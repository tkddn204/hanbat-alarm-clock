==> flow/design.v <==
module TIME_CAL(
	RESETN, CLK,
	IN_TIME, IN_DATE, IN_ALARM_TIME,
	MODE, MODE_STATE, SETTING, ALARM_SETTING, SETTING_OK,
	OUT_TIME, OUT_DATE, OUT_ALARM_TIME
);
input RESETN, CLK;
input [16:0] IN_ALARM_TIME;
input [16:0] IN_TIME;
input [15:0] IN_DATE;
input MODE, MODE_STATE, SETTING, ALARM_SETTING;
output reg [16:0] OUT_ALARM_TIME;
output reg [16:0] OUT_TIME;
output reg [15:0] OUT_DATE;
output reg SETTING_OK;
reg [16:0] SETTING_TIME;
reg [15:0] SETTING_DATE;
reg [4:0] HOUR;
reg [5:0] MIN, SEC;
reg [6:0] YEAR;
reg [3:0] MONTH;
reg [4:0] DAY;
integer CNT;
always @(posedge CLK)
begin
	if(!RESETN)
		begin
			CNT = 0;
			SETTING_OK = 0;
		end
	else if((SETTING == 1'b1) || (ALARM_SETTING == 1'b1))
		begin
			CNT = 0;
			SETTING_OK = 1;
		end
	else
		begin
			if(CNT >= 99999)
				CNT = 0;
			else
				CNT = CNT + 1;
			SETTING_OK = 0;
		end
end
always @(posedge CLK)
begin
	if(!RESETN)
		begin
			SETTING_TIME = 16'b0000000000000001;  
			SETTING_DATE = 16'b0010000000100001;  
		end
	else
		begin
			if((SETTING == 0) && (ALARM_SETTING == 0))
				begin
					SETTING_TIME = IN_TIME;
					SETTING_DATE = IN_DATE;
				end
		end
end
always @(posedge CLK)
begin
	if(!MODE)
		begin
			if(!MODE_STATE) 
				begin
					OUT_TIME = { HOUR, MIN, SEC };
					OUT_DATE = { YEAR, MONTH, DAY };
				end
			else
				begin
					OUT_TIME = { HOUR, MIN, SEC };
					OUT_DATE = { YEAR, MONTH, DAY };
					OUT_ALARM_TIME = { IN_ALARM_TIME[16:12], IN_ALARM_TIME[11:6], IN_ALARM_TIME[5:0] };
				end
		end
	else
		begin
			if(!MODE_STATE)
				begin
					OUT_TIME = { SETTING_TIME[16:12], SETTING_TIME[11:6], SETTING_TIME[5:0] };
					OUT_DATE = { SETTING_DATE[15:9], SETTING_DATE[8:5], SETTING_DATE[4:0] };
				end
		end
end
always @(posedge CLK)
begin
	if(!RESETN)
		SEC = 0;
	else if(SETTING == 1)
		SEC = SETTING_TIME[5:0];
	else
		if(CNT == 99999)
			begin
				if(SEC >= 59)
					SEC = 0;
				else
					SEC = SEC + 1;
			end
end
always @(posedge CLK)
begin
	if(!RESETN)
		MIN = 0;
	else if(SETTING == 1)
		MIN = SETTING_TIME[11:6];
	else
		if((CNT == 99999) && (SEC == 59))
			begin
				if(MIN >= 59)
					MIN = 0;
				else
					MIN = MIN + 1;
			end
end
always @(posedge CLK)
begin
	if(!RESETN)
		HOUR = 0;
	else if(SETTING == 1)
		HOUR = SETTING_TIME[16:12];
	else
		if((CNT == 99999) && (SEC == 59) && (MIN == 59))
			begin
				if(HOUR >= 23)
					HOUR = 0;
				else
					begin
						HOUR = HOUR + 1;
					end
			end
end
always @(posedge CLK)
begin
	if(!RESETN)
		DAY = 1;
	else if(SETTING == 1'b1)
		DAY = SETTING_DATE[4:0];
	else
		if((CNT == 99999) && (HOUR == 23) && (SEC == 59) && (MIN == 59))
			begin
				if(DAY >= 31)
					DAY = 1;
				else
					DAY = DAY + 1;
			end
end
always @(posedge CLK)
begin
	if(!RESETN)
		MONTH = 1;
	else if(SETTING == 1'b1)
		MONTH = SETTING_DATE[8:5];
	else
		if((CNT == 99999) && (DAY == 31) && (HOUR == 23) && (SEC == 59) && (MIN == 59))
			begin
				if(MONTH >= 31)
					MONTH = 1;
				else
					MONTH = MONTH + 1;
			end
end
always @(posedge CLK)
begin
	if(!RESETN)
		YEAR = 16;
	else if(SETTING == 1'b1)
		YEAR = SETTING_DATE[15:9]; 
	else
		if((CNT == 99999) && (MONTH == 12) && (DAY == 31) && (HOUR == 23) && (SEC == 59) && (MIN == 59))
			begin
				if(YEAR >= 99)
					YEAR = 0;
				else
					YEAR = YEAR + 1;
			end
end
endmodule
Reports on TIME_CAL:

What the tools print for TIME_CAL, step after step.
Lines are those of the file above, counted from 1.
Operators carry their Yosys type and port widths (W data, S select, Z words).
Library cell names are shortened.
A cell with - has no value.

* top: TIME_CAL
* clock port: CLK
* cell library: sky130hd
* library corner: tt_025C_1v80

After elaboration:

Source: Yosys, flattened and elaborated, memories not mapped. Widths are those after wreduce. Registers that Yosys merges into a memory's read port (data or address) are not register bits. Print and check cells do not count. Equal cells are merged and count once.

* add/subtract/negate cells: 7
* order comparisons: 7
* equality and inequality tests: 7
* mux-type cells: 23
* bitwise logic cells: 4
* reductions and logical operators: 24

Operator list (number)
* $mux W6: 6
* $mux W17: 2
* $ge A32 B18 Y1 const B: 1
* $eq A32 B18 Y1 const B: 1
* $add A32 B2 Y32 const B: 1
* $mux W16: 2
* $mux W5: 6
* $mux W7: 3
* $logic_and A1 B1 Y1: 15
* $reduce_bool A2 Y1: 6
* $add A6 B1 Y6 const B: 2
* $ge A6 B6 Y1 const B: 2
* $eq A6 B6 Y1 const B: 2
* $mux W4: 3
* $add A5 B1 Y5 const B: 2
* $ge A5 B5 Y1 const B: 2
* $eq A5 B5 Y1 const B: 2
* $add A7 B1 Y7 const B: 1
* $ge A7 B7 Y1 const B: 1
* $ge A4 B5 Y1 const B: 1
* $not A1 Y1: 4
* $add A4 B1 Y4 const B: 1
* $eq A4 B4 Y1 const B: 1
* $reduce_or A3 Y1: 1
* $ne A2 B2 Y1 const B: 1
* $reduce_and A2 Y1: 1
* $logic_or A1 B1 Y1: 1
* $mux W1: 1

* register bits after elaboration: 149
* output and inout bits: 51
* word-level cells: 85

Depth:

Yosys ltp: most cells in a row. Word level: on the elaborated netlist, between registers, memories and ports. Mapped: between sequential cells and ports; inverters and the memories' decode and read muxes count.

* depth in word-level cells: 8
* ABC_AREA: 1
* depth in mapped cells: 12

After synthesis:

The flow's flattened synthesis, as Yosys stat reports it; memories are mapped. The netlist is that of the ABC_AREA named above (0 if unset); the other value can give another one.

Cell types (number)
* dfxtp_1: 99
* edfxtp_1: 50
* nand2_1: 179
* nor2_1: 120
* inv_1: 90
* o21ai_0: 67
* nand3_1: 47
* a21oi_1: 44
* xor2_1: 21
* xnor2_1: 14
* ha_1: 9
* a22o_1: 12
* nand4_1: 12
* clkbuf_1: 19
* nor3_1: 11
* nand3b_1: 5
* o22ai_1: 6
* buf_2: 7

Other cell types: 20; their cells: 32.

* cell count: 844
* mapped area: 6810.3 um^2
* area of sequential cells: 3483.3 um^2
* mapped flip-flops: 149
* buffer cells: 29

Timing after synthesis:

OpenSTA on the mapped netlist: ideal clock, no wires. The path of least setup slack (recovery checks aside). Input and output delay are each 20% of the period. Register names are those of the netlist, which keeps one name where synthesis merged equal registers.

* kind: input-to-reg
* start: input port MODE
* end: register OUT_DATE[0]
* period: 4.13 ns
* external input delay: 0.826 ns
* library setup time: 0.484 ns
* time at the first pin: 0.826 ns
* data arrival time: 2.004 ns
* required time: 3.646 ns
* slack: 1.642 ns
* delay of the path: 1.662 ns
* stages: 3
* synthesis period reached: 2.488 ns

"delay of the path" is the arrival time less input delay plus setup time.
"stages": output pins that drive a net of the path, with the launching flip-flop's if there is one; two outputs of one cell count as two.
"synthesis period reached" is the clock period less the worst setup slack; recovery checks do not enter. This is arithmetic on one report: input and output delays are still those of the set period (20% each).
Between the ends stands the longest chain of elaborated cells between them, by number of cells; it is not shown to be the way that was timed. Of several equally long chains one is given.
A line is the first line of the expression or statement that the cell stems from. Yosys adds cells for indexed reads and writes and turns some case tables into memories.
At most two assigning lines are given for a register; there are more.
Only ways into the end's enable, where the timed path ends, are counted here.

* cell sequence: clkbuf_1 > clkbuf_1 > nand2_1
* length of the longest elaborated chain: 1

Ends and longest elaborated chain, after synthesis
* start, declared: RTL line 11 `input MODE, MODE_STATE, SETTING, ALARM_SETTING;`
* $ne A2 B2 Y1
* end, assigned: RTL line 68 `OUT_DATE = { YEAR, MONTH, DAY };`
* end, assigned: RTL line 73 `OUT_DATE = { YEAR, MONTH, DAY };`
* end, declared: RTL line 14 `output reg [15:0] OUT_DATE;`

Worst path after layout:

Path of least setup slack in the final report of job 1 (OpenROAD, finished layout, wires in). Where an end is a register, its clock arrival counts in the times.

* kind: reg-to-reg
* start: register CNT[0]
* end: register MONTH[0]
* period: 2.41 ns
* library setup time: 0.12 ns
* time at the first pin: 0.42 ns
* data arrival time: 2.31 ns
* required time: 2.71 ns
* slack: 0.39 ns
* stages: 11

Between the ends stands the longest chain of elaborated cells between them, by number of cells; it is not shown to be the way that was timed. Of several equally long chains one is given.
At most two assigning lines are given for a register; there are more.

* cell sequence: dfxtp_1 > ha_1 > nand3_1 > nor2_1 > nand2_1 > nor2_4 > nand3_4 > nand2_8 > nand2_2 > nand2_1 > nand3_1
* length of the longest elaborated chain: 7

Ends and longest elaborated chain, after layout
* start, declared: RTL line 23 `integer CNT;`
* start, assigned: RTL line 28 `CNT = 0;`
* start, assigned: RTL line 41 `CNT = CNT + 1;`
* $eq A32 B18 Y1: RTL line 155 `if((CNT == 99999) && (DAY == 31) && (HOUR == 23) && (SEC == 59) && (MIN == 59))`
* $logic_and A1 B1 Y1 x4: RTL line 155
* $mux W4: RTL line 155
* $mux W4: RTL line 152 `else if(SETTING == 1'b1)`
* end, assigned: RTL line 153 `MONTH = SETTING_DATE[8:5];`
* end, assigned: RTL line 160 `MONTH = MONTH + 1;`
* end, declared: RTL line 21 `reg [3:0] MONTH;`

Data sheet: physical implementation of TIME_CAL

2 stored runs of TIME_CAL in the flow (synthesis by Yosys, layout by OpenROAD, sky130hd cells), in arbitrary order. Constraints: input delay and output delay 20% of the set period each, output load 0.01 pF.
By "achieved clock period" is meant the clock period of the run minus its worst setup slack. This is arithmetic on one report: input and output delays are still those of the set period (20% each).
"allowed time less slack (worst setup path)": the worst setup path's part of the clock period (all of it between registers, 20% less for each end at a port) less its slack. A launch clock that arrives late makes it longer, a capture clock that arrives late makes it shorter.
"total power after layout" is the tool's figure for a default switching activity; nothing was simulated.

### Job 1

==> flow/run.sh <==
#!/bin/bash
# the make line also repeats the synthesis and layout settings of config.mk as NAME=value (left out here)
make -C /OpenROAD-flow-scripts/flow DESIGN_CONFIG=/design/flow/config.mk WORK_HOME=/design/flow/orfs CLKGATE_MAP_FILE= finish
==> flow/config.mk <==
export PLATFORM = sky130hd
export DESIGN_NAME = TIME_CAL
export DESIGN_NICKNAME = TIME_CAL
export VERILOG_FILES = /design/flow/design.v
export SDC_FILE = /design/flow/constraint.sdc
export NUM_CORES = 4
export LEC_CHECK = 0
export ABC_AREA = 1
export CAP_MARGIN = 20
export CORE_MARGIN = 2
export CORE_UTILIZATION = 33
export CTS_CLUSTER_DIAMETER = 71
export CTS_CLUSTER_SIZE = 64
export GPL_ROUTABILITY_DRIVEN = 1
export GPL_TIMING_DRIVEN = 1
export HOLD_SLACK_MARGIN = 0.09
export MIN_ROUTING_LAYER = met1
export PLACE_DENSITY = 0.43
export SETUP_SLACK_MARGIN = 0.1
export SLEW_MARGIN = 20
==> flow/constraint.sdc <==
create_clock -name core_clock -period 2.41 [get_ports {CLK}]
set_input_delay 0.4820 -clock core_clock [delete_from_list [all_inputs] [get_ports {CLK}]]
set_output_delay 0.4820 -clock core_clock [all_outputs]
set_load 0.01 [all_outputs]

Results of job 1:
- Chip area after synthesis (Yosys): 6810.3 um^2
- Total die area: 21802.0 um^2
- Standard-cell area after routing: 8772.2 um^2
- Utilization of the finished layout: 0.434
- Setup slack of the critical path: 0.392 ns
- Total negative slack: 0.000 ns
- Smallest hold slack: 0.397 ns
- Total power after layout: 5801 uW
- Achieved clock period: 2.018 ns
- Allowed time less slack (worst setup path): 2.02 ns
- Worst path kind: reg-to-reg

### Job 2

==> flow/run.sh <==
#!/bin/bash
# the make line also repeats the synthesis and layout settings of config.mk as NAME=value (left out here)
make -C /OpenROAD-flow-scripts/flow DESIGN_CONFIG=/design/flow/config.mk WORK_HOME=/design/flow/orfs CLKGATE_MAP_FILE= finish
==> flow/config.mk <==
export PLATFORM = sky130hd
export DESIGN_NAME = TIME_CAL
export DESIGN_NICKNAME = TIME_CAL
export VERILOG_FILES = /design/flow/design.v
export SDC_FILE = /design/flow/constraint.sdc
export NUM_CORES = 4
export LEC_CHECK = 0
export CAP_MARGIN = 20
export CORE_MARGIN = 2
export CORE_UTILIZATION = 40
export SLEW_MARGIN = 20
==> flow/constraint.sdc <==
create_clock -name core_clock -period 2.52 [get_ports {CLK}]
set_input_delay 0.5040 -clock core_clock [delete_from_list [all_inputs] [get_ports {CLK}]]
set_output_delay 0.5040 -clock core_clock [all_outputs]
set_load 0.01 [all_outputs]

Results of job 2:
- Chip area after synthesis (Yosys): 6333.6 um^2
- Total die area: 16855.8 um^2
- Standard-cell area after routing: 8536.9 um^2
- Utilization of the finished layout: 0.557
- Setup slack of the critical path: 0.053 ns
- Total negative slack: 0.000 ns
- Smallest hold slack: 0.455 ns
- Total power after layout: 5834 uW
- Achieved clock period: 2.467 ns
- Allowed time less slack (worst setup path): 2.47 ns
- Worst path kind: reg-to-reg
