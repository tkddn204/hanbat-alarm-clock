==> flow/design.v <==
module KEY_CONT(
	RESETN, CLK,
	KEY, IN_TIME, IN_DATE, IN_ALARM_TIME,
	MODE, ALARM_ENABLE, SETTING, ALARM_SETTING, SETTING_OK,
	OUT_TIME, OUT_DATE, OUT_ALARM_TIME, MERIDIAN
);
input RESETN, CLK;
input [4:0] KEY;
input [16:0] IN_ALARM_TIME;
input [16:0] IN_TIME;
input [15:0] IN_DATE;
input SETTING_OK;
output reg MERIDIAN;
output reg [16:0] OUT_ALARM_TIME;
output reg [16:0] OUT_TIME;
output reg [15:0] OUT_DATE;
output reg [5:0] MODE;
output reg ALARM_ENABLE, SETTING, ALARM_SETTING;
reg [5:0] MODE_BUFF;
parameter MENU = 5'b10000,
			 SET = 5'b01000,
			 CANCEL = 5'b00100,
			 UP = 5'b00010,
			 DOWN= 5'b00001;
parameter CURRENT_TIME = 6'b000000,
			 CURRENT_CONTROL_HOUR = 6'b010011,
			 CURRENT_CONTROL_MIN = 6'b010101,
			 CURRENT_CONTROL_SEC = 6'b010111,
			 CURRENT_CONTROL_YEAR = 6'b011011,
			 CURRENT_CONTROL_MONTH = 6'b011101,
			 CURRENT_CONTROL_DAY = 6'b011111,
			 ALARM_TIME = 6'b100000,
			 ALARM_CONTROL_HOUR = 6'b110010,
			 ALARM_CONTROL_MIN = 6'b110100,
			 ALARM_CONTROL_SEC = 6'b110110;
reg CONT_STOP, STOP_OK;
integer CNT, LIMIT;
always @(posedge CLK)
begin
	if(!RESETN)
		begin
			CONT_STOP = 1'b0;
			LIMIT = 0;
		end
	else
		begin
			if(LIMIT == 999999)
				begin
					CONT_STOP = 1'b1;
					LIMIT = 0;
				end
			else if((MODE != CURRENT_TIME) || (MODE != ALARM_TIME))
				begin
					LIMIT = LIMIT + 1;
				end
			else
				begin
					CONT_STOP = 1'b0;
					LIMIT = 0;
				end
		end
end
always @(posedge CLK)
begin
	if(!RESETN)
		begin
			MODE = CURRENT_TIME;
		end
	else
		begin
			MODE = MODE_BUFF;
		end
end
always @(posedge CLK)
begin
	if(!RESETN)
		begin
			MODE_BUFF = CURRENT_TIME;
			OUT_ALARM_TIME = 0;
			OUT_TIME = 16'b0000000000000001;  
			OUT_DATE = 16'b0010000000100001;  
			ALARM_ENABLE = 0;
			MERIDIAN = 0;
			SETTING = 0;
			ALARM_SETTING = 0;
			CNT = 0;
			STOP_OK = 0;
		end
	else if(SETTING_OK)
		begin
			SETTING = 0;
			ALARM_SETTING = 0;
		end
	else if((CONT_STOP == 1'b1) && (STOP_OK = 1'b0))
				begin
					if(MODE_BUFF[5] == 0)
						begin
							SETTING = 1;
							OUT_TIME = IN_TIME;
							MODE_BUFF = CURRENT_TIME;
						end
					else
						begin
							ALARM_SETTING = 1;
							OUT_ALARM_TIME = IN_ALARM_TIME;
							MODE_BUFF = ALARM_TIME;
						end
					STOP_OK = 1'b1;
				end
	else
		begin
			STOP_OK = 1'b0;
			case(KEY)
				MENU:
					begin
						if(CNT >= 22999)
							begin
								case(MODE)
									CURRENT_TIME:
										begin
											MODE_BUFF = ALARM_TIME;
										end
									CURRENT_CONTROL_HOUR:
										begin
											MODE_BUFF = CURRENT_CONTROL_MIN;
										end
									CURRENT_CONTROL_MIN:
										begin
											MODE_BUFF = CURRENT_CONTROL_SEC;
										end
									CURRENT_CONTROL_SEC:
										begin
											MODE_BUFF = CURRENT_CONTROL_YEAR;
										end
									CURRENT_CONTROL_YEAR:
										begin
											MODE_BUFF = CURRENT_CONTROL_MONTH;
										end
									CURRENT_CONTROL_MONTH:
										begin
											MODE_BUFF = CURRENT_CONTROL_DAY;
										end
									CURRENT_CONTROL_DAY:
										begin
											MODE_BUFF = CURRENT_CONTROL_HOUR;
										end
									ALARM_TIME:
										begin
											MODE_BUFF = CURRENT_TIME;
										end
									ALARM_CONTROL_HOUR:
										begin
											MODE_BUFF = ALARM_CONTROL_MIN;
										end
									ALARM_CONTROL_MIN:
										begin
											MODE_BUFF = ALARM_CONTROL_SEC;
										end
									ALARM_CONTROL_SEC:
										begin
											MODE_BUFF = ALARM_CONTROL_HOUR;
										end
									default:
										begin
											MODE_BUFF = CURRENT_TIME;
										end
								endcase
								CNT = 0;
							end
						else
							CNT = CNT + 1;
					end
				SET:
					begin
						if(CNT >= 22999)
							begin
								case(MODE)
									CURRENT_TIME:
										begin
											MODE_BUFF = CURRENT_CONTROL_HOUR;
										end
									CURRENT_CONTROL_HOUR:
										begin
											SETTING = 1;
											MODE_BUFF = CURRENT_TIME;
										end
									CURRENT_CONTROL_MIN:
										begin
											SETTING = 1;
											MODE_BUFF = CURRENT_TIME;
										end
									CURRENT_CONTROL_SEC:
										begin
											SETTING = 1;
											MODE_BUFF = CURRENT_TIME;
										end
									CURRENT_CONTROL_YEAR:
										begin
											SETTING = 1;
											MODE_BUFF = CURRENT_TIME;
										end
									CURRENT_CONTROL_MONTH:
										begin
											SETTING = 1;
											MODE_BUFF = CURRENT_TIME;
										end
									CURRENT_CONTROL_DAY:
										begin
											SETTING = 1;
											MODE_BUFF = CURRENT_TIME;
										end
									ALARM_TIME:
										begin
											MODE_BUFF = ALARM_CONTROL_HOUR;
										end
									ALARM_CONTROL_HOUR:
										begin
											ALARM_SETTING = 1;
											MODE_BUFF = ALARM_TIME;
										end
									ALARM_CONTROL_MIN:
										begin
											ALARM_SETTING = 1;
											MODE_BUFF = ALARM_TIME;
										end
									ALARM_CONTROL_SEC:
										begin
											ALARM_SETTING = 1;
											MODE_BUFF = ALARM_TIME;
										end
									default:
										begin
										end
								endcase
								CNT = 0;
							end
						else
							CNT = CNT + 1;
					end
				CANCEL:
					begin
						if(CNT >= 22999)
							begin
								case(MODE)
									CURRENT_TIME:
										begin
											if(MERIDIAN == 0) MERIDIAN = 1;
											else MERIDIAN = 0;
										end
									CURRENT_CONTROL_HOUR:
										begin
											SETTING = 0;
											OUT_TIME = IN_TIME;
											MODE_BUFF = CURRENT_TIME;
										end
									CURRENT_CONTROL_MIN:
										begin
											SETTING = 0;
											OUT_TIME = IN_TIME;
											MODE_BUFF = CURRENT_TIME;
										end
									CURRENT_CONTROL_SEC:
										begin
											SETTING = 0;
											OUT_TIME = IN_TIME;
											MODE_BUFF = CURRENT_TIME;
										end
									CURRENT_CONTROL_YEAR:
										begin
											SETTING = 0;
											OUT_TIME = IN_TIME;
											MODE_BUFF = CURRENT_TIME;
										end
									CURRENT_CONTROL_MONTH:
										begin
											SETTING = 0;
											OUT_TIME = IN_TIME;
											MODE_BUFF = CURRENT_TIME;
										end
									CURRENT_CONTROL_DAY:
										begin
											SETTING = 0;
											OUT_TIME = IN_TIME;
											MODE_BUFF = CURRENT_TIME;
										end
									ALARM_TIME:
										begin
											if(ALARM_ENABLE == 1) ALARM_ENABLE = 0;
											else ALARM_ENABLE = 1;
										end
									ALARM_CONTROL_HOUR:
										begin
											ALARM_SETTING = 0;
											OUT_ALARM_TIME = 0;
											MODE_BUFF = ALARM_TIME;
										end
									ALARM_CONTROL_MIN:
										begin
											ALARM_SETTING = 0;
											OUT_ALARM_TIME = 0;
											MODE_BUFF = ALARM_TIME;
										end
									ALARM_CONTROL_SEC:
										begin
											ALARM_SETTING = 0;
											OUT_ALARM_TIME = 0;
											MODE_BUFF = ALARM_TIME;
										end
									default:
										begin
											if(MERIDIAN == 0) MERIDIAN = 1;
											else MERIDIAN = 0;
										end
								endcase
								CNT = 0;
							end
						else
							CNT = CNT + 1;
					end
				UP:
					begin
						if(CNT >= 22999)
							begin
								case(MODE)
									CURRENT_TIME:
										begin
										end
									CURRENT_CONTROL_HOUR:
										begin
											if(OUT_TIME[16:12] >= 5'b10111)  
												OUT_TIME[16:12] = 5'b00000;
											else
												OUT_TIME[16:12] = OUT_TIME[16:12] + 5'b00001;
										end
									CURRENT_CONTROL_MIN:
										begin
											if(OUT_TIME[11:6] >= 6'b111011)  
												OUT_TIME[11:6] = 6'b000000;
											else
												OUT_TIME[11:6] = OUT_TIME[11:6] + 6'b000001;
										end
									CURRENT_CONTROL_SEC:
										begin
											if(OUT_TIME[5:0] >= 6'b111011)  
												OUT_TIME[5:0] = 6'b000000;
											else
												OUT_TIME[5:0] = OUT_TIME[5:0] + 6'b000001;
										end
									CURRENT_CONTROL_YEAR:
										begin
											if(OUT_DATE[15:9] >= 7'b1100011)  
												OUT_DATE[15:9] = 7'b0000000;
											else
												OUT_DATE[15:9] = OUT_DATE[15:9] + 7'b0000001;
										end
									CURRENT_CONTROL_MONTH:
										begin
											if(OUT_DATE[8:5] >= 4'b1100)  
												OUT_DATE[8:5] = 4'b0001;
											else
												OUT_DATE[8:5] = OUT_DATE[8:5] + 4'b0001;
										end
									CURRENT_CONTROL_DAY:
										begin
											if(OUT_DATE[4:0] >= 5'b11111)  
												OUT_DATE[4:0] = 5'b00001;
											else
												OUT_DATE[4:0] = OUT_DATE[4:0] + 5'b00001;
										end
									ALARM_TIME:
										begin
										end
									ALARM_CONTROL_HOUR:
										begin
											if(OUT_ALARM_TIME[16:12] >= 5'b10111)  
												OUT_ALARM_TIME[16:12] = 5'b00000;
											else
												OUT_ALARM_TIME[16:12] = OUT_ALARM_TIME[16:12] + 5'b00001;
										end
									ALARM_CONTROL_MIN:
										begin
											if(OUT_ALARM_TIME[11:6] >= 6'b111011)  
												OUT_ALARM_TIME[11:6] = 6'b000000;
											else
												OUT_ALARM_TIME[11:6] = OUT_ALARM_TIME[11:6] + 6'b000001;
										end
									ALARM_CONTROL_SEC:
										begin
											if(OUT_ALARM_TIME[5:0] >= 6'b111011)  
												OUT_ALARM_TIME[5:0] = 6'b000000;
											else
												OUT_ALARM_TIME[5:0] = OUT_ALARM_TIME[5:0] + 6'b000001;
										end
									default:
										begin
										end
								endcase
								CNT = 0;
							end
						else
							CNT = CNT + 1;
					end
				DOWN:
					begin
						if(CNT >= 22999)
							begin
								case(MODE)
									CURRENT_TIME:
										begin
										end
									CURRENT_CONTROL_HOUR:
										begin
											if(OUT_TIME[16:12] <= 5'b00000)  
												OUT_TIME[16:12] = 5'b10111;
											else
												OUT_TIME[16:12] = OUT_TIME[16:12] - 5'b00001;
										end
									CURRENT_CONTROL_MIN:
										begin
											if(OUT_TIME[11:6] <= 6'b000000)  
												OUT_TIME[11:6] = 6'b111011;
											else
												OUT_TIME[11:6] = OUT_TIME[11:6] - 6'b000001;
										end
									CURRENT_CONTROL_SEC:
										begin
											if(OUT_TIME[5:0] <= 6'b000000)  
												OUT_TIME[5:0] = 6'b111011;
											else
												OUT_TIME[5:0] = OUT_TIME[5:0] - 6'b000001;
										end
									CURRENT_CONTROL_YEAR:
										begin
											if(OUT_DATE[15:9] <= 7'b0000000)  
												OUT_DATE[15:9] = 7'b1100011;
											else
												OUT_DATE[15:9] = OUT_DATE[15:9] - 7'b0000001;
										end
									CURRENT_CONTROL_MONTH:
										begin
											if(OUT_DATE[8:5] <= 4'b0001)  
												OUT_DATE[8:5] = 4'b1100;
											else
												OUT_DATE[8:5] = OUT_DATE[8:5] - 4'b0001;
										end
									CURRENT_CONTROL_DAY:
										begin
											if(OUT_DATE[4:0] <= 5'b00001)  
												OUT_DATE[4:0] = 5'b11111;
											else
												OUT_DATE[4:0] = OUT_DATE[4:0] - 5'b00001;
										end
									ALARM_TIME:
										begin
										end
									ALARM_CONTROL_HOUR:
										begin
											if(OUT_ALARM_TIME[16:12] <= 5'b00000)  
												OUT_ALARM_TIME[16:12] = 5'b10111;
											else
												OUT_ALARM_TIME[16:12] = OUT_ALARM_TIME[16:12] - 5'b00001;
										end
									ALARM_CONTROL_MIN:
										begin
											if(OUT_ALARM_TIME[11:6] <= 6'b000000)  
												OUT_ALARM_TIME[11:6] = 6'b111011;
											else
												OUT_ALARM_TIME[11:6] = OUT_ALARM_TIME[11:6] - 6'b000001;
										end
									ALARM_CONTROL_SEC:
										begin
											if(OUT_ALARM_TIME[5:0] <= 6'b000000)  
												OUT_ALARM_TIME[5:0] = 6'b111011;
											else
												OUT_ALARM_TIME[5:0] = OUT_ALARM_TIME[5:0] - 6'b000001;
										end
									default:
										begin
										end
								endcase
								CNT = 0;
							end
						else
							CNT = CNT + 1;
					end
			endcase
		end
end
endmodule
* Reports on KEY_CONT
The steps from the RTL of KEY_CONT to its reports follow in flow order. Line numbers count from 1 in the design file above. Operators: Yosys type, input widths -> output width; for muxes data width and select width s. Library cell names are shortened. Not given: --
Design: top KEY_CONT, clock port CLK, library sky130hd, corner tt_025C_1v80

* After elaboration
Source: Yosys, flattened and elaborated, memories not mapped. Widths are those after wreduce. Registers that Yosys merges into a memory's read port (data or address) are not register bits. Print and check cells do not count. Equal cells are merged and count once.
Cells by class: $add $sub $neg 19, order comparisons 19, equal/unequal tests 44, mux-type cells 69, bitwise operators 3, reduce/logical cells 25
Operators by type and width (number):
- $mux 17 | 8
- $mux 6 | 19
- $pmux 17 s3 | 2
- $pmux 6 s10 | 1
- $mux 5 | 12
- $reduce_and 8->1 | 6
- $ne 2x2->1 const B | 19
- $eq 6x5->1 const B | 6
- $ge 32x16->1 const B | 1
- $add 32x2->32 const B | 1
- $pmux 16 s2 | 1
- $mux 32 | 1
- $mux 16 | 2
- $mux 7 | 4
- $add 6x1->6 const B | 4
- $sub 6x1->6 const B | 4
- $le 6x1->1 const B | 4
- $ge 6x6->1 const B | 4
- $eq 6x6->1 const B | 4
- $pmux 6 s4 | 1
- $reduce_and 6->1 | 3
- $pmux 6 s3 | 1
- $ne 2x1->1 const B | 8
- $mux 4 | 4
- $add 5x1->5 const B | 3
- $sub 5x1->5 const B | 3
- $le 5x1->1 const B | 3
- $ge 5x5->1 const B | 3
Other operator kinds: 31; their cells: 47.
Storage and ports: register bits 98, input bits 58, output and inout port bits 60

* Logic depth
Yosys ltp: most cells in a row. Word level: on the elaborated netlist, between registers, memories and ports. Mapped: between sequential cells and ports; inverters and the memories' decode and read muxes count.
Depth: depth after elaboration 5, ABC_AREA 0, gate-level depth with buffers 9

* Synthesis result
Yosys stat after the flow's synthesis: flattened, memories mapped to cells. It holds for the ABC_AREA given above (unset counts as 0); a run with the other value may have another netlist.
Mapped netlist: cells in the netlist 942, synthesis area 7103.1 um2, sequential part of the area 1961.9 um2, flip-flop cells 98, buffer cells 74
Cells by type (number):
- dfxtp_1 | 98
- a21oi_1 | 73
- o21ai_0 | 73
- ha_1 | 24
- nor2_1 | 71
- clkbuf_1 | 63
- nand2_1 | 60
- nand3_1 | 40
- a211oi_1 | 21
- inv_1 | 42
- o211ai_1 | 21
- xnor2_1 | 17
- or3_1 | 22
- nor3_1 | 25
- xor2_1 | 14
- nand4_1 | 19
- a211o_1 | 13
- nor4_1 | 18
Other cell types: 52; their cells: 228.

* Timing after synthesis
OpenSTA on the mapped netlist: ideal clock, no wires. The path of least setup slack (recovery checks aside). Input and output delay are each 20% of the period. Register names are those of the netlist, which keeps one name where synthesis merged equal registers.
Timing post-synthesis: path type input port to flip-flop, start point in KEY[1], end point reg OUT_ALARM_TIME[9], clock period 2750 ps, input delay 550 ps, setup time 130 ps, time at the first pin 550 ps, arrival 2370 ps, slack 250 ps, delay of the path 1950 ps, stages on the path 7, path buffers 2, synthesis period reached 2500 ps
"delay of the path" = arrival - input delay + setup time. "stages on the path": output pins that drive a net of the path, with the launching flip-flop's if there is one; two outputs of one cell count as two. "synthesis period reached" = period - worst setup slack (recovery checks aside). The figure is calculated, with input and output delays left at 20% of the set period. Between the ends stands the longest chain of elaborated cells between them, by number of cells; it is not shown to be the way that was timed. Of several equally long chains one is given. A line is the first line of the expression or statement that the cell stems from. Yosys adds cells for indexed reads and writes and turns some case tables into memories. A register here has more assigning lines than the two given.
On the way, post-synthesis: cell sequence buf_2 -> or2_2 -> clkbuf_1 -> or4_4 -> a211o_1 -> o311ai_1 -> o31ai_1, length of the longest elaborated chain 3, elaborated cells on any way between the ends 12, source lines of those cells 1
Ends and longest elaborated chain, post-synthesis:
- start, declared | line 8 | input [4:0] KEY;
- $eq 5x2->1 | line 113 | case(KEY)
- $ne 2x2->1
- $reduce_and 8->1
- end, assigned | line 385 | OUT_ALARM_TIME[11:6] = OUT_ALARM_TIME[11:6] + 6'b000001;
- end, assigned | line 468 | OUT_ALARM_TIME[11:6] = OUT_ALARM_TIME[11:6] - 6'b000001;
- end, declared | line 14 | output reg [16:0] OUT_ALARM_TIME;

* Timing after layout
From the final timing report of run 1: the path of least setup slack in the routed layout; clock arrival at registers is part of the times. The path's times are printed in steps of 10 ps; the period is the one set.
Timing post-layout: path type input port to flip-flop, start point in KEY[2], end point reg OUT_ALARM_TIME[16], clock period 2620 ps, input delay 520 ps, setup time 130 ps, time at the first pin 520 ps, arrival 2830 ps, slack 10 ps, stages on the path 6, path buffers 1
Between the ends stands the longest chain of elaborated cells between them, by number of cells; it is not shown to be the way that was timed. Of several equally long chains one is given. A register here has more assigning lines than the two given.
On the way, post-layout: cell sequence clkdlybuf4s50_1 -> or3b_4 -> nor4_1 -> o211ai_1 -> o311ai_0 -> o31ai_1, length of the longest elaborated chain 3, elaborated cells on any way between the ends 12, source lines of those cells 1
Ends and longest elaborated chain, post-layout:
- start, declared | line 8 | input [4:0] KEY;
- $eq 5x2->1 | line 113 | case(KEY)
- $ne 2x2->1
- $reduce_and 8->1
- end, assigned | line 378 | OUT_ALARM_TIME[16:12] = OUT_ALARM_TIME[16:12] + 5'b00001;
- end, assigned | line 461 | OUT_ALARM_TIME[16:12] = OUT_ALARM_TIME[16:12] - 5'b00001;
- end, declared | line 14 | output reg [16:0] OUT_ALARM_TIME;

Hand-over note for KEY_CONT

Measured data: module KEY_CONT, platform sky130hd, 2 stored runs of the flow under differing settings, order arbitrary. Input and output delays are each 20% of the period that was set; the output load is 0.01 pF.
"achieved period": clock period set for the run, less the worst setup slack. It is reckoned from that one timing run; input and output delays stay at 20% of the period that was set.
By "worst path time" is meant the share of the clock period that the worst setup path is allowed (20% is reserved at inputs, 20% at outputs), minus its slack. Clock arrival times at its registers enter into it.
"worst path time" is given in steps of 10 ps.

* Run 1 | settings: period_ns 2.62; CORE_UTILIZATION 51; PLACE_DENSITY 0.55; CORE_ASPECT_RATIO 0.84; TNS_END_PERCENT 15; CTS_CLUSTER_DIAMETER 101; SLEW_MARGIN 25; MAX_ROUTING_LAYER met4; CAP_MARGIN 20; CORE_MARGIN 2 | results: mapped cell area after synthesis 7,103.1 um2; die size 14,891.6 um2; standard-cell area of the final layout 9,131.3 um2; setup slack of the critical path 14 ps; total negative slack 0 ps; achieved period 2,606 ps; worst path time 2,080 ps; critical path type input port to flip-flop
* Run 2 | settings: period_ns 2.88; CAP_MARGIN 20; CORE_MARGIN 2; CORE_UTILIZATION 40; SLEW_MARGIN 20 | results: mapped cell area after synthesis 7,103.1 um2; die size 18,838.9 um2; standard-cell area of the final layout 8,941.1 um2; setup slack of the critical path 217 ps; total negative slack 0 ps; achieved period 2,663 ps; worst path time 2,090 ps; critical path type input port to flip-flop

End of note.
