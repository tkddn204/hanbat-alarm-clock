==> flow/design.v <==
module DISPLAY_DECODER(
	RESETN, CLK,
	IN_TIME, IN_DATE, IN_ALARM_TIME,
	OUT_H10, OUT_H1, OUT_M10, OUT_M1, OUT_S10, OUT_S1,
	OUT_Y10, OUT_Y1, OUT_MT10, OUT_MT1, OUT_D10, OUT_D1,
	OUT_ALARM_H10, OUT_ALARM_H1, OUT_ALARM_M10, OUT_ALARM_M1, OUT_ALARM_S10, OUT_ALARM_S1
);
input RESETN, CLK;
input [16:0] IN_ALARM_TIME;
input [16:0] IN_TIME;
input [15:0] IN_DATE;
output wire [7:0] OUT_ALARM_H10, OUT_ALARM_H1, OUT_ALARM_M10, OUT_ALARM_M1, OUT_ALARM_S10, OUT_ALARM_S1;
output wire [7:0] OUT_H10, OUT_H1, OUT_M10, OUT_M1, OUT_S10, OUT_S1;
output wire [7:0] OUT_Y10, OUT_Y1, OUT_MT10, OUT_MT1, OUT_D10, OUT_D1;
reg [4:0] HOUR;
reg [5:0] MIN, SEC;
reg [6:0] YEAR;
reg [3:0] MONTH;
reg [4:0] DAY;
wire [7:0] H10, H1, M10, M1, S10, S1;
wire [7:0] Y10, Y1, MT10, MT1, D10, D1;
wire [7:0] ALARM_H10, ALARM_H1, ALARM_M10, ALARM_M1, ALARM_S10, ALARM_S1;
reg [4:0] ALARM_HOUR;
reg [5:0] ALARM_MIN, ALARM_SEC;
always @(posedge CLK)
begin
	if(!RESETN)
		begin
			HOUR = 0;
			MIN  = 0;
			SEC  = 1;
			YEAR  = 16;
			MONTH = 1;
			DAY   = 1;
			ALARM_HOUR = 0;
			ALARM_MIN  = 0;
			ALARM_SEC  = 0;
		end
	else
		begin
			HOUR = IN_TIME[16:12];
			MIN  = IN_TIME[11:6];
			SEC  = IN_TIME[5:0];
			YEAR  = IN_DATE[15:9];
			MONTH = IN_DATE[8:5];
			DAY   = IN_DATE[4:0];
			ALARM_HOUR = IN_ALARM_TIME[16:12];
			ALARM_MIN  = IN_ALARM_TIME[11:6];
			ALARM_SEC  = IN_ALARM_TIME[5:0];
		end
end
WT_SEP HOUR_SEP(HOUR, H10, H1);
WT_SEP MIN_SEP(MIN, M10, M1);
WT_SEP SECOND_SEP(SEC, S10, S1);
WT_SEP YEAR_SEP(YEAR, Y10, Y1);
WT_SEP MONTH_SEP(MONTH, MT10, MT1);
WT_SEP DAY_SEP(DAY, D10, D1);
WT_SEP ALARM_HOUR_SEP(ALARM_HOUR, ALARM_H10, ALARM_H1);
WT_SEP ALARM_MIN_SEP(ALARM_MIN, ALARM_M10, ALARM_M1);
WT_SEP ALARM_SECOND_SEP(ALARM_SEC, ALARM_S10, ALARM_S1);
WT_DECODER H10_DECODE(H10, OUT_H10);
WT_DECODER H1_DECODE(H1, OUT_H1);
WT_DECODER M10_DECODE(M10, OUT_M10);
WT_DECODER M1_DECODE(M1, OUT_M1);
WT_DECODER S10_DECODE(S10, OUT_S10);
WT_DECODER S1_DECODE(S1, OUT_S1);
WT_DECODER Y10_DECODE(Y10, OUT_Y10);
WT_DECODER Y1_DECODE(Y1, OUT_Y1);
WT_DECODER MT10_DECODE(MT10, OUT_MT10);
WT_DECODER MT1_DECODE(MT1, OUT_MT1);
WT_DECODER D10_DECODE(D10, OUT_D10);
WT_DECODER D1_DECODE(D1, OUT_D1);
WT_DECODER ALARM_H10_DECODE(ALARM_H10, OUT_ALARM_H10);
WT_DECODER ALARM_H1_DECODE(ALARM_H1, OUT_ALARM_H1);
WT_DECODER ALARM_M10_DECODE(ALARM_M10, OUT_ALARM_M10);
WT_DECODER ALARM_M1_DECODE(ALARM_M1, OUT_ALARM_M1);
WT_DECODER ALARM_S10_DECODE(ALARM_S10, OUT_ALARM_S10);
WT_DECODER ALARM_S1_DECODE(ALARM_S1, OUT_ALARM_S1);
endmodule
module WT_DECODER(
	BCD,
	LCD_DATA
);
input [3:0] BCD;
output wire [7:0] LCD_DATA;
reg [7:0] BUFF;
always @(BCD)
begin
	case(BCD)
		4'b0000: BUFF = 8'b00110000;  
		4'b0001: BUFF = 8'b00110001;
		4'b0010: BUFF = 8'b00110010;
		4'b0011: BUFF = 8'b00110011;
		4'b0100: BUFF = 8'b00110100;
		4'b0101: BUFF = 8'b00110101;
		4'b0110: BUFF = 8'b00110110;
		4'b0111: BUFF = 8'b00110111;
		4'b1000: BUFF = 8'b00111000;
		4'b1001: BUFF = 8'b00111001;  
		default: BUFF = 8'b00100000;  
	endcase
end
assign LCD_DATA = BUFF;
endmodule
module WT_SEP(
	NUMBER,
	SEP_A, SEP_B
);
input [6:0] NUMBER;
output reg [3:0] SEP_A, SEP_B;
always @(NUMBER)
begin
	if(NUMBER <= 9)
		begin
			SEP_A = 3'b000;
			SEP_B = NUMBER[3:0];
		end
	else if(NUMBER <= 19)
		begin
			SEP_A = 1;
			SEP_B = NUMBER - 10;
		end
	else if(NUMBER <= 29)
		begin
			SEP_A = 2;
			SEP_B = NUMBER - 20;
		end
	else if(NUMBER <= 39)
		begin
			SEP_A = 3;
			SEP_B = NUMBER - 30;
		end
	else if(NUMBER <= 49)
		begin
			SEP_A = 4;
			SEP_B = NUMBER - 40;
		end
	else if(NUMBER <= 59)
		begin
			SEP_A = 5;
			SEP_B = NUMBER - 50;
		end
	else if(NUMBER <= 69)
		begin
			SEP_A = 6;
			SEP_B = NUMBER - 60;
		end
	else if(NUMBER <= 79)
		begin
			SEP_A = 7;
			SEP_B = NUMBER - 70;
		end
	else if(NUMBER <= 89)
		begin
			SEP_A = 8;
			SEP_B = NUMBER - 80;
		end
	else if(NUMBER <= 99)
		begin
			SEP_A = 9;
			SEP_B = NUMBER - 90;
		end
	else
		begin
			SEP_A = 0;
			SEP_B = 0;
		end
end
endmodule
### Reports on DISPLAY_DECODER

Tool output for the design above, in the order of the flow.
Line numbers count from 1 in the design file above.
Cell names lack the library's common part.
A cell with - has no value.

| design | value |
|---|---|
| top module | DISPLAY_DECODER |
| clock input | CLK |
| standard-cell library | sky130hd |
| corner | tt_025C_1v80 |

### Word level

Yosys after proc, flatten, opt, wreduce and memory -nomap, before mapping. Enables and synchronous resets that opt folds into registers are not counted as muxes. Memory bits, and registers merged into a memory's read port (data or address), are not among the register bits. Print and check cells are not counted.
Yosys's memory passes give these memory sizes; they may raise the number of words (mostly to a power of two), join words into wider ones and drop unused or constant bits.

| storage and ports | value |
|---|---|
| flip-flop bits (word level) | 50 |
| ROM bits | 1440 |
| memories kept | 18 |
| input port bits | 52 |
| output and inout port bits | 144 |
| elaborated cells | 378 |

| cells by class | value |
|---|---|
| add/subtract/negate cells | 81 |
| $lt $le $gt $ge | 90 |
| mux-type cells | 180 |

Memory list:

| memory | depth | bits a word | rd ports | wr ports | line | source |
|---|---|---|---|---|---|---|
| (name not given) | 16 | 5 | 1 | 0 | 89 | `case(BCD)` |
| (name not given) | 16 | 5 | 1 | 0 | 89 |  |
| (name not given) | 16 | 5 | 1 | 0 | 89 |  |
| (name not given) | 16 | 5 | 1 | 0 | 89 |  |
| (name not given) | 16 | 5 | 1 | 0 | 89 |  |
| (name not given) | 16 | 5 | 1 | 0 | 89 |  |

Memories not listed: 12.

Operators with widths:

| operator | count |
|---|---|
| two-way mux 4 bit | 180 |
| subtractor 4 bit with constant B | 45 |
| <= comparator 6 x 7 -> 1 bit with constant B | 16 |
| <= comparator 5 x 7 -> 1 bit with constant B | 12 |
| subtractor 4 x 3 -> 4 bit with constant B | 18 |
| <= comparator 6 bit with constant B | 12 |
| <= comparator 5 x 6 -> 1 bit with constant B | 9 |
| <= comparator 6 x 5 -> 1 bit with constant B | 8 |
| subtractor 4 x 1 -> 4 bit with constant B | 9 |
| subtractor 4 x 2 -> 4 bit with constant B | 9 |
| <= comparator 5 bit with constant B | 6 |
| <= comparator 4 x 7 -> 1 bit with constant B | 4 |
| <= comparator 7 bit with constant B | 4 |
| <= comparator 6 x 4 -> 1 bit with constant B | 4 |
| <= comparator 7 x 6 -> 1 bit with constant B | 3 |
| <= comparator 4 x 6 -> 1 bit with constant B | 3 |
| <= comparator 5 x 4 -> 1 bit with constant B | 3 |
| <= comparator 7 x 5 -> 1 bit with constant B | 2 |
| <= comparator 4 x 5 -> 1 bit with constant B | 2 |
| <= comparator 7 x 4 -> 1 bit with constant B | 1 |
| <= comparator 4 bit with constant B | 1 |

### Logic depth

Depth = most cells in a row (Yosys ltp): at word level without a register or memory, in the mapped netlist without a sequential cell, where the memories' decode and read muxes count.

| logic depth | value |
|---|---|
| depth after elaboration | 11 |
| ABC_AREA | 0 |
| mapped depth | 10 |
| mapped depth without buffers | 10 |

### Netlist

The flow's flattened synthesis, as Yosys stat reports it; memories are mapped. The netlist is that of the ABC_AREA named above (0 if unset); the other value can give another one.

Cell types:

| cell type | count |
|---|---|
| dfxtp_1 | 50 |
| ha_1 | 59 |
| buf_4 | 79 |
| and2_1 | 66 |
| a21oi_1 | 48 |
| inv_1 | 49 |
| nand3_1 | 33 |
| nor2_1 | 44 |
| nand2_1 | 37 |
| a31oi_1 | 20 |
| xnor2_1 | 12 |
| o21ai_0 | 20 |
| nand2b_1 | 14 |
| nor2b_1 | 14 |
| a21boi_0 | 10 |
| a211o_1 | 8 |
| a221oi_1 | 8 |
| a211oi_1 | 9 |

Not listed: further types 55, cells in them 147.

| synthesis totals | value |
|---|---|
| cells in the netlist | 727 |
| cell area after synthesis | 5621.6 sq um |
| flip-flops | 50 |
| buffer cells | 98 |

By module: a second synthesis without flattening, with its own total; a netlist apart from the flattened one above.

| unflattened totals | value |
|---|---|
| cell total of the unflattened synthesis | 1447 |
| area (unflattened synthesis) | 10691.5 sq um |

Rows give one instance, submodules left out.

By module:

| module | times used | cells | area (sq um) |
|---|---|---|---|
| WT_SEP | 9 | 129 | 908.4 |
| DISPLAY_DECODER | 1 | 106 | 1345.0 |
| WT_DECODER | 18 | 10 | 65.1 |

### Path before layout

Path of least setup slack by OpenSTA after synthesis, without wires, with an ideal clock, recovery checks aside; 20% of the period is set as input and as output delay. Where synthesis merged equal registers, the netlist keeps one of their names.

| timing path after synthesis | value |
|---|---|
| kind | register -> output |
| from | reg YEAR[2] |
| to | out OUT_Y1[0] |
| period | 3.71 ns |
| external output delay | 0.742 ns |
| time at the first pin | 0.000 ns |
| data arrival time | 2.438 ns |
| setup slack | 0.530 ns |
| path delay | 2.438 ns |
| stages on the path | 11 |
| synthesis period reached | 3.18 ns |

"path delay" is the arrival time less input delay plus setup time.
A path that ends at an output port has no setup time.
"stages on the path" counts driving pins, that of a launching flip-flop among them; a cell with two outputs on the path counts twice.
"synthesis period reached" is the clock period less the worst setup slack; recovery checks do not enter. This is arithmetic on one report: input and output delays are still those of the set period (20% each).
The rows between start and end are the longest chain of elaborated cells between them; the timing report does not say that the signal goes this way. Where chains are equally long, one stands for them.
A line is the first line of the expression or statement that the cell stems from. Yosys adds cells for indexed reads and writes and turns some case tables into memories.
The chain passes a memory read, where the word-level depth is cut; so it can be longer than that depth.

| between the ends, after synthesis | value |
|---|---|
| path through | dfxtp_1 -> clkbuf_1 -> inv_1 -> ha_1 -> a21bo_2 -> o2111a_1 -> a21boi_0 -> o32a_1 -> a21oi_2 -> a21oi_1 -> a31o_1 |
| length of the longest elaborated chain | 12 |

RTL lines, path after synthesis:

| what | line | source |
|---|---|---|
| from (decl) | 17 | `reg [6:0] YEAR;` |
| from (assign) | 32 | `YEAR = 16;` |
| from (assign) | 44 | `YEAR = IN_DATE[15:9];` |
| <= comparator 7 bit | 158 | `else if(NUMBER <= 99)` |
| two-way mux 4 bit | 158 |  |
| two-way mux 4 bit | 153 | `else if(NUMBER <= 89)` |
| two-way mux 4 bit | 148 | `else if(NUMBER <= 79)` |
| two-way mux 4 bit | 143 | `else if(NUMBER <= 69)` |
| two-way mux 4 bit | 138 | `else if(NUMBER <= 59)` |
| two-way mux 4 bit | 133 | `else if(NUMBER <= 49)` |
| two-way mux 4 bit | 128 | `else if(NUMBER <= 39)` |
| two-way mux 4 bit | 123 | `else if(NUMBER <= 29)` |
| two-way mux 4 bit | 118 | `else if(NUMBER <= 19)` |
| two-way mux 4 bit | 113 | `if(NUMBER <= 9)` |
| memory (16 x 5 bit) | 89 | `case(BCD)` |
| to (decl) | 14 | `output wire [7:0] OUT_Y10, OUT_Y1, OUT_MT10, OUT_MT1, OUT_D10, OUT_D1;` |

Some nets on the timed path still bear RTL names; the line given drives or declares the net.

Nets with RTL names, path after synthesis:

| net | line |
|---|---|
| OUT_Y10[0] | 89 |

### Worst path after layout

Path of least setup slack in the final report of run 1 (OpenROAD, finished layout, wires in). Where an end is a register, its clock arrival counts in the times.

| timing path post-layout | value |
|---|---|
| kind | register -> output |
| from | reg YEAR[1] |
| to | out OUT_Y1[0] |
| period | 2.48 ns |
| external output delay | 0.50 ns |
| time at the first pin | 0.29 ns |
| data arrival time | 2.53 ns |
| setup slack | -0.54 ns |
| stages on the path | 11 |

The rows between start and end are the longest chain of elaborated cells between them; the timing report does not say that the signal goes this way. Where chains are equally long, one stands for them.
The chain passes a memory read, where the word-level depth is cut; so it can be longer than that depth.

| between the ends, post-layout | value |
|---|---|
| path through | dfxtp_4 -> buf_6 -> ha_4 -> a2111oi_4 -> nor3_4 -> a21oi_2 -> nor3b_2 -> o221a_2 -> o31a_1 -> a31o_1 -> buf_2 |
| length of the longest elaborated chain | 12 |

RTL lines, path post-layout:

| what | line | source |
|---|---|---|
| from (decl) | 17 | `reg [6:0] YEAR;` |
| from (assign) | 32 | `YEAR = 16;` |
| from (assign) | 44 | `YEAR = IN_DATE[15:9];` |
| <= comparator 7 bit | 158 | `else if(NUMBER <= 99)` |
| two-way mux 4 bit | 158 |  |
| two-way mux 4 bit | 153 | `else if(NUMBER <= 89)` |
| two-way mux 4 bit | 148 | `else if(NUMBER <= 79)` |
| two-way mux 4 bit | 143 | `else if(NUMBER <= 69)` |
| two-way mux 4 bit | 138 | `else if(NUMBER <= 59)` |
| two-way mux 4 bit | 133 | `else if(NUMBER <= 49)` |
| two-way mux 4 bit | 128 | `else if(NUMBER <= 39)` |
| two-way mux 4 bit | 123 | `else if(NUMBER <= 29)` |
| two-way mux 4 bit | 118 | `else if(NUMBER <= 19)` |
| two-way mux 4 bit | 113 | `if(NUMBER <= 9)` |
| memory (16 x 5 bit) | 89 | `case(BCD)` |
| to (decl) | 14 | `output wire [7:0] OUT_Y10, OUT_Y1, OUT_MT10, OUT_MT1, OUT_D10, OUT_D1;` |

==> runs of DISPLAY_DECODER <==
Stored flow runs of DISPLAY_DECODER (2 of them; Yosys, OpenROAD, sky130hd). They differ in their settings and are not a sequence. Constraints: input delay and output delay 20% of the set period each, output load 0.01 pF.
"reached clock period" = clock period - worst setup slack. The figure is calculated, with input and output delays left at 20% of the set period.
"critical path time" = time allowed to the worst setup path (clock period - input delay - output delay, where it has them) - its slack; a late launch clock adds to it, a late capture clock takes from it.
"total power after layout": no workload was simulated; the value follows from the tool's default switching activity.
Settings: . = not set for that run.

| run | period_ns | CORE_UTILIZATION | PLACE_DENSITY_LB_ADDON | CORE_MARGIN | TNS_END_PERCENT | GPL_TIMING_DRIVEN | GPL_ROUTABILITY_DRIVEN | CTS_CLUSTER_SIZE | CAP_MARGIN | MIN_ROUTING_LAYER | MAX_ROUTING_LAYER | SLEW_MARGIN | SETUP_SLACK_MARGIN | CORE_ASPECT_RATIO | ABC_AREA | chip area in the Yosys report (sq um) | area inside the die boundary (sq um) | std-cell area (final layout) (sq um) | utilization (%) | setup slack of the worst path (ns) | summed negative setup slack (ns) | worst hold slack in the final report (ns) | total power after layout (uW) | reached clock period (ns) | critical path time (ns) | type of the worst setup path |
|---|---|---|---|---|---|---|---|---|---|---|---|---|---|---|---|---|---|---|---|---|---|---|---|---|---|---|
| run 1 | 2.48 | 24 | 0.25 | 2 | 25 | 1 | 0 | 92 | 40 | met2 | met5 | 20 | . | . | . | 5621.6 | 24663.1 | 10163.5 | 43.7 | -0.544 | -13.087 | 0.575 | 3437 | 3.024 | 2.53 | register -> output |
| run 2 | 4.83 | 49 | 0.16 | 2 | 80 | . | . | 30 | 20 | met1 | . | 20 | 0.38 | 0.8 | 1 | 5570.3 | 12242.3 | 6737.7 | 61.4 | 0.800 | 0.000 | 1.201 | 1419 | 4.030 | 3.06 | register -> output |
